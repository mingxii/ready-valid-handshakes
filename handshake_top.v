==> flow/design.v <==
module Backward_Registered #( parameter WIDTH = 8)(
	input clk,
	input rst_n,
	input m_valid,
	input [WIDTH-1:0] m_data,
	output m_ready,
	output s_valid,
	output [WIDTH-1:0] s_data,
	input s_ready
	);
	wire s_ready_dge;
	reg valid_skid;
	reg [WIDTH-1:0] data_skid;
	always @(posedge clk or negedge rst_n) begin
	  	if (!rst_n)
	  	  	valid_skid <= 1'b0;          
	  	else if (valid_skid)
	  	 	valid_skid <= ~s_ready;          
	  	else if (~valid_skid^s_ready)
	  	  	valid_skid <= m_valid;     
	end                           
	always @(posedge clk or negedge rst_n) begin
	  	if (!rst_n)
	  	  	data_skid <= {WIDTH{1'b0}};           
	  	else
	  	  	data_skid <= valid_skid ? data_skid: m_data;      
	end 
	assign  s_valid = valid_skid | m_valid;        
	assign  s_data = valid_skid ? data_skid : m_data;    
	assign  m_ready = ~valid_skid ;    
endmodule 
module Forward_Registered #( parameter WIDTH = 8)(
	input clk,
	input rst_n,
	input m_valid,
	input [WIDTH-1:0] m_data,
	output m_ready,
	output reg s_valid,
	output reg [WIDTH-1:0] s_data,
	input s_ready
	);
	always @(posedge clk or negedge rst_n) begin
		if (!rst_n) begin
			s_valid <= 1'b0;
		end
		else if(m_ready) begin
			s_valid <= m_valid;
		end
		else begin
			s_valid <= s_valid;
		end
	end
	always @(posedge clk or negedge rst_n) begin
		if (!rst_n) begin
			s_data <= {WIDTH{1'b0}};
		end
		else if(m_ready) begin
			s_data <= m_data;
		end
		else begin
			s_data <= s_data;
		end
	end
	assign m_ready = ~s_valid | s_ready; 
endmodule 
module handshake_top#( parameter WIDTH = 8)(
	input clk,
	input rst_n,
	input m_en,
	input s_en,
	output [WIDTH-1:0] data_out
	);
	wire m_ready;
	wire m_valid;
	wire [WIDTH-1:0] m_data;
	wire s_valid;
	wire s_ready;
	wire [WIDTH-1:0] s_data_in;
	wire [WIDTH-1:0] s_data_out;
	assign data_out = s_data_out;
	wire s_valid_back;
	wire s_ready_back;
	wire [WIDTH-1:0] s_data_back;
	master #(
			.WIDTH(WIDTH)
		) inst_master (
			.clk     (clk),
			.rst_n   (rst_n),
			.en      (m_en),
			.m_ready (m_ready),
			.m_data  (m_data),
			.m_valid (m_valid)
		);
	Backward_Registered #(
			.WIDTH(WIDTH)
		) inst_Backward_Registered (
			.clk     (clk),
			.rst_n   (rst_n),
			.m_valid (m_valid),
			.m_data  (m_data),
			.m_ready (m_ready),
			.s_valid (s_valid_back),
			.s_data  (s_data_back),
			.s_ready (s_ready_back)
		);
	Forward_Registered #(
			.WIDTH(WIDTH)
		) inst_Forward_Registered (
			.clk     (clk),
			.rst_n   (rst_n),
			.m_valid (s_valid_back),
			.m_data  (s_data_back),
			.m_ready (s_ready_back),
			.s_valid (s_valid),
			.s_data  (s_data_in),
			.s_ready (s_ready)
		);
	slave #(
			.WIDTH(WIDTH)
		) inst_slave (
			.clk        (clk),
			.rst_n      (rst_n),
			.en         (s_en),
			.s_valid    (s_valid),
			.s_data_in  (s_data_in),
			.s_ready    (s_ready),
			.s_data_out (s_data_out)
		);
endmodule
module master#( parameter WIDTH = 8)(
	input clk,
	input rst_n,
	input en,
	input m_ready,
	output reg [WIDTH-1:0] m_data,
	output reg m_valid
);
	always @(posedge clk or negedge rst_n) begin
		if (!rst_n) begin
			m_data <= {WIDTH{1'b0}};
		end
		else if (m_valid&m_ready) begin
			m_data <= m_data + 1'b1;
		end
		else begin
			m_data <= m_data;
		end
	end
	always @(posedge clk or negedge rst_n) begin
		if (!rst_n) begin
			m_valid <= 1'b0;
		end
		else begin
			m_valid <= en;
		end
	end
endmodule
module slave#( parameter WIDTH = 8)(
	input clk,
	input rst_n,
	input en,
	input s_valid,
	input [WIDTH-1:0] s_data_in,
	output reg s_ready,
	output reg [WIDTH-1:0] s_data_out
);
	always @(posedge clk or negedge rst_n) begin
		if (!rst_n) begin
			s_ready <= 1'b0;
		end
		else begin
			s_ready <= en;
		end
	end
    always@ (posedge clk or negedge rst_n) begin
        if (!rst_n)
            s_data_out <= {WIDTH{1'b0}};                 
        else if (s_ready && s_valid)
            s_data_out <= s_data_in;              
        else 
            s_data_out <= {WIDTH{1'b1}};
    end      
endmodule
Reports on handshake_top:

What the tools print for handshake_top, step after step.
Line numbers count from 1 in the design file above.
Operators carry their Yosys type and port widths (W data, S select, Z words).
Not given: -

* top module: handshake_top
* clock: clk
* library: sky130hd
* corner: tt_025C_1v80

Word level:

Yosys after proc, flatten, opt, wreduce and memory -nomap, before mapping. Enables and synchronous resets that opt folds into registers are not counted as muxes. Memory bits, and registers merged into a memory's read port (data or address), are not among the register bits. Print and check cells are not counted. Equal cells are merged and count once.

* register bits: 36
* bits of input ports: 4
* output and inout bits: 8
* word-level cells: 21

* add/sub/neg operators: 1
* multiplexer cells: 4
* bitwise operators: 7
* reduce/logical cells: 1

Operators with widths (number)
* $mux W8: 2
* $add A8 B1 Y8 const B: 1
* $not A1 Y1: 3
* $or A1 B1 Y1: 2
* $mux W1: 2
* $and A1 B1 Y1: 1
* $xor A1 B1 Y1: 1
* $logic_and A1 B1 Y1: 1

Logic depth:

Depth = most cells in a row (Yosys ltp): at word level without a register or memory, in the mapped netlist without a sequential cell, where the memories' decode and read muxes count.

* depth in word-level cells: 5
* ABC_AREA: 0
* mapped depth: 4
* depth with buffers taken out: 3

After synthesis:

Source: synth_stat.txt of the flow (Yosys; design flattened, memories mapped). It holds for the ABC_AREA given above (unset counts as 0); a run with the other value may have another netlist.
The area totals of this step are shown rounded.

Cells by type
* sky130_fd_sc_hd__dfrtp_1: number 36, total area 900.864 um^2
* sky130_fd_sc_hd__mux2_4: number 16, total area 240.23 um^2
* sky130_fd_sc_hd__xnor2_1: number 6, total area 52.55 um^2
* sky130_fd_sc_hd__or2_2: number 8, total area 50.048 um^2
* sky130_fd_sc_hd__nand4_1: number 4, total area 25.024 um^2
* sky130_fd_sc_hd__nand2_1: number 4, total area 15.014 um^2
* sky130_fd_sc_hd__ha_1: number 1, total area 12.512 um^2
* sky130_fd_sc_hd__buf_6: number 1, total area 11.261 um^2
* sky130_fd_sc_hd__mux2_2: number 1, total area 11.261 um^2
* sky130_fd_sc_hd__and4b_1: number 1, total area 10.01 um^2
* sky130_fd_sc_hd__nor2b_2: number 1, total area 8.758 um^2
* sky130_fd_sc_hd__xor2_1: number 1, total area 8.758 um^2
* sky130_fd_sc_hd__nor2_1: number 2, total area 7.507 um^2
* sky130_fd_sc_hd__and3_1: number 1, total area 6.256 um^2
* sky130_fd_sc_hd__nand2b_1: number 1, total area 6.256 um^2
* sky130_fd_sc_hd__buf_2: number 1, total area 5.005 um^2

* mapped cells: 85
* chip area (Yosys): 0.0014 mm^2
* sequential part of the area: 0.0009 mm^2
* flip-flops: 36
* buffer cells: 2

By module: a second synthesis without flattening, with its own total; a netlist apart from the flattened one above.

* cell total of the unflattened synthesis: 89
* area total of the unflattened synthesis: 0.0014 mm^2

Each row is one instance without its submodules.

Modules
* master #(WIDTH=8): times used 1, cells 29, area 0.00038 mm^2, seq. area 0.00023 mm^2
* Forward_Registered #(WIDTH=8): times used 1, cells 20, area 0.00038 mm^2, seq. area 0.00023 mm^2
* Backward_Registered #(WIDTH=8): times used 1, cells 21, area 0.00037 mm^2, seq. area 0.00023 mm^2
* slave #(WIDTH=8): times used 1, cells 19, area 0.0003 mm^2, seq. area 0.00023 mm^2
* handshake_top: times used 1, cells 0, area 0 mm^2, seq. area 0 mm^2

Timing after synthesis:

Path of least setup slack by OpenSTA after synthesis, without wires, with an ideal clock, recovery checks aside; 20% of the period is set as input and as output delay. Where synthesis merged equal registers, the netlist keeps one of their names.

* kind: register to register
* start point: register inst_Backward_Registered.valid_skid
* end point: register inst_Forward_Registered.s_data[0]
* clock period: 1860 ps
* library setup time: 125 ps
* launch time at the first pin: 0 ps
* arrival time: 1049 ps
* data required time: 1735 ps
* path slack: 686 ps
* path delay: 1174 ps
* driving pins on the path: 4
* buffers on the path: 1
* period reached after synthesis: 1174 ps

"path delay" is the arrival time less input delay plus setup time.
"driving pins on the path": output pins that drive a net of the path, with the launching flip-flop's if there is one; two outputs of one cell count as two.
"period reached after synthesis" = period - worst setup slack (recovery checks aside). The figure is calculated, with input and output delays left at 20% of the set period.
Between the ends stands the longest chain of elaborated cells between them, by number of cells; it is not shown to be the way that was timed. Of several equally long chains one is given.
A line is the first line of the expression or statement that the cell stems from. Yosys adds cells for indexed reads and writes and turns some case tables into memories.
A register here has more assigning lines than the two given.

* path through: sky130_fd_sc_hd__dfrtp_1 sky130_fd_sc_hd__buf_6 sky130_fd_sc_hd__mux2_4 sky130_fd_sc_hd__mux2_4
* length of the longest elaborated chain: 1
* elaborated cells between the ends (all ways): 1
* classes of those cells: mux: 1

RTL lines, path post-synthesis
* start, declared: line 12 `reg valid_skid;`
* start, assigned: line 18 `valid_skid <= ~s_ready;`
* start, assigned: line 20 `valid_skid <= m_valid;`
* $mux W8: line 29 `assign s_data = valid_skid ? data_skid : m_data;`
* end, assigned: line 58 `s_data <= m_data;`
* end, assigned: line 61 `s_data <= s_data;`
* end, declared: line 39 `output reg [WIDTH-1:0] s_data,`

Nets of the timed path that keep an RTL name, with a line that drives or declares them; the list need not be complete.

Named nets, post-synthesis (line)
* inst_Backward_Registered.s_data[0]: 29

Timing after layout:

Path of least setup slack in the final report of record 1 (OpenROAD, finished layout, wires in). Where an end is a register, its clock arrival counts in the times.
The report prints the path's times to 10 ps; the period is as set.

* kind: register to output
* start point: register inst_slave.s_data_out[4]
* end point: output port data_out[4]
* clock period: 1840 ps
* external output delay: 370 ps
* launch time at the first pin: 340 ps
* arrival time: 940 ps
* data required time: 1470 ps
* path slack: 530 ps
* driving pins on the path: 2
* buffers on the path: 1

A register here has more assigning lines than the two given.

* path through: sky130_fd_sc_hd__dfrtp_1 sky130_fd_sc_hd__clkdlybuf4s15_1
* length of the longest elaborated chain: 0
* elaborated cells between the ends (all ways): 0
* source lines of those cells: 0

RTL lines, path after layout
* start, declared: line 165 `output reg [WIDTH-1:0] s_data_out`
* start, assigned: line 177 `s_data_out <= {WIDTH{1'b0}};`
* start, assigned: line 179 `s_data_out <= s_data_in;`
* end, declared: line 71 `output [WIDTH-1:0] data_out`

Memo
Re: implementation data of handshake_top

Record of 2 stored runs of the RTL-to-layout flow on handshake_top, platform sky130hd. The runs are unordered. Constraints: input delay and output delay 20% of the set period each, output load 0.01 pF.
"achieved clock period" = clock period - worst setup slack. The figure is calculated, with input and output delays left at 20% of the set period.
"critical setup path time" is the time allowed to the run's worst setup path (the clock period less input and output delay, where it has them) less its slack. Clock arrival times count: a late capture clock shortens it, a late launch clock lengthens it.
"power": no workload was simulated; the value follows from the tool's default switching activity.
"critical setup path time" is known to 10 ps.
Measured values are rounded.

### Record 1

Settings: `period_ns=1.84`, `CORE_UTILIZATION=57`, `SETUP_SLACK_MARGIN=0.48`, `PLACE_DENSITY_LB_ADDON=0.05`, `HOLD_SLACK_MARGIN=-0.0`, `ABC_AREA=0`, `GPL_ROUTABILITY_DRIVEN=1`, `CTS_CLUSTER_SIZE=71`, `CAP_MARGIN=20`, `CORE_MARGIN=2`, `SLEW_MARGIN=20`

- Cell area after synthesis: 0.0014 mm^2
- Die area: 0.0028 mm^2
- Standard-cell area of the final layout: 0.0016 mm^2
- Final utilization: 72 %
- Setup slack of the worst path: 530 ps
- Total negative slack: 0 ps
- Power: 0.0022 W
- Achieved clock period: 1310 ps
- Critical setup path time: 940 ps
- Worst setup path type: register to output

### Record 2

Settings: `period_ns=1.47`, `CORE_UTILIZATION=26`, `CAP_MARGIN=20`, `CORE_MARGIN=2`, `SLEW_MARGIN=20`

- Cell area after synthesis: 0.0014 mm^2
- Die area: 0.0059 mm^2
- Standard-cell area of the final layout: 0.0017 mm^2
- Final utilization: 33 %
- Setup slack of the worst path: 45 ps
- Total negative slack: 0 ps
- Power: 0.0028 W
- Achieved clock period: 1425 ps
- Critical setup path time: 1130 ps
- Worst setup path type: register to output
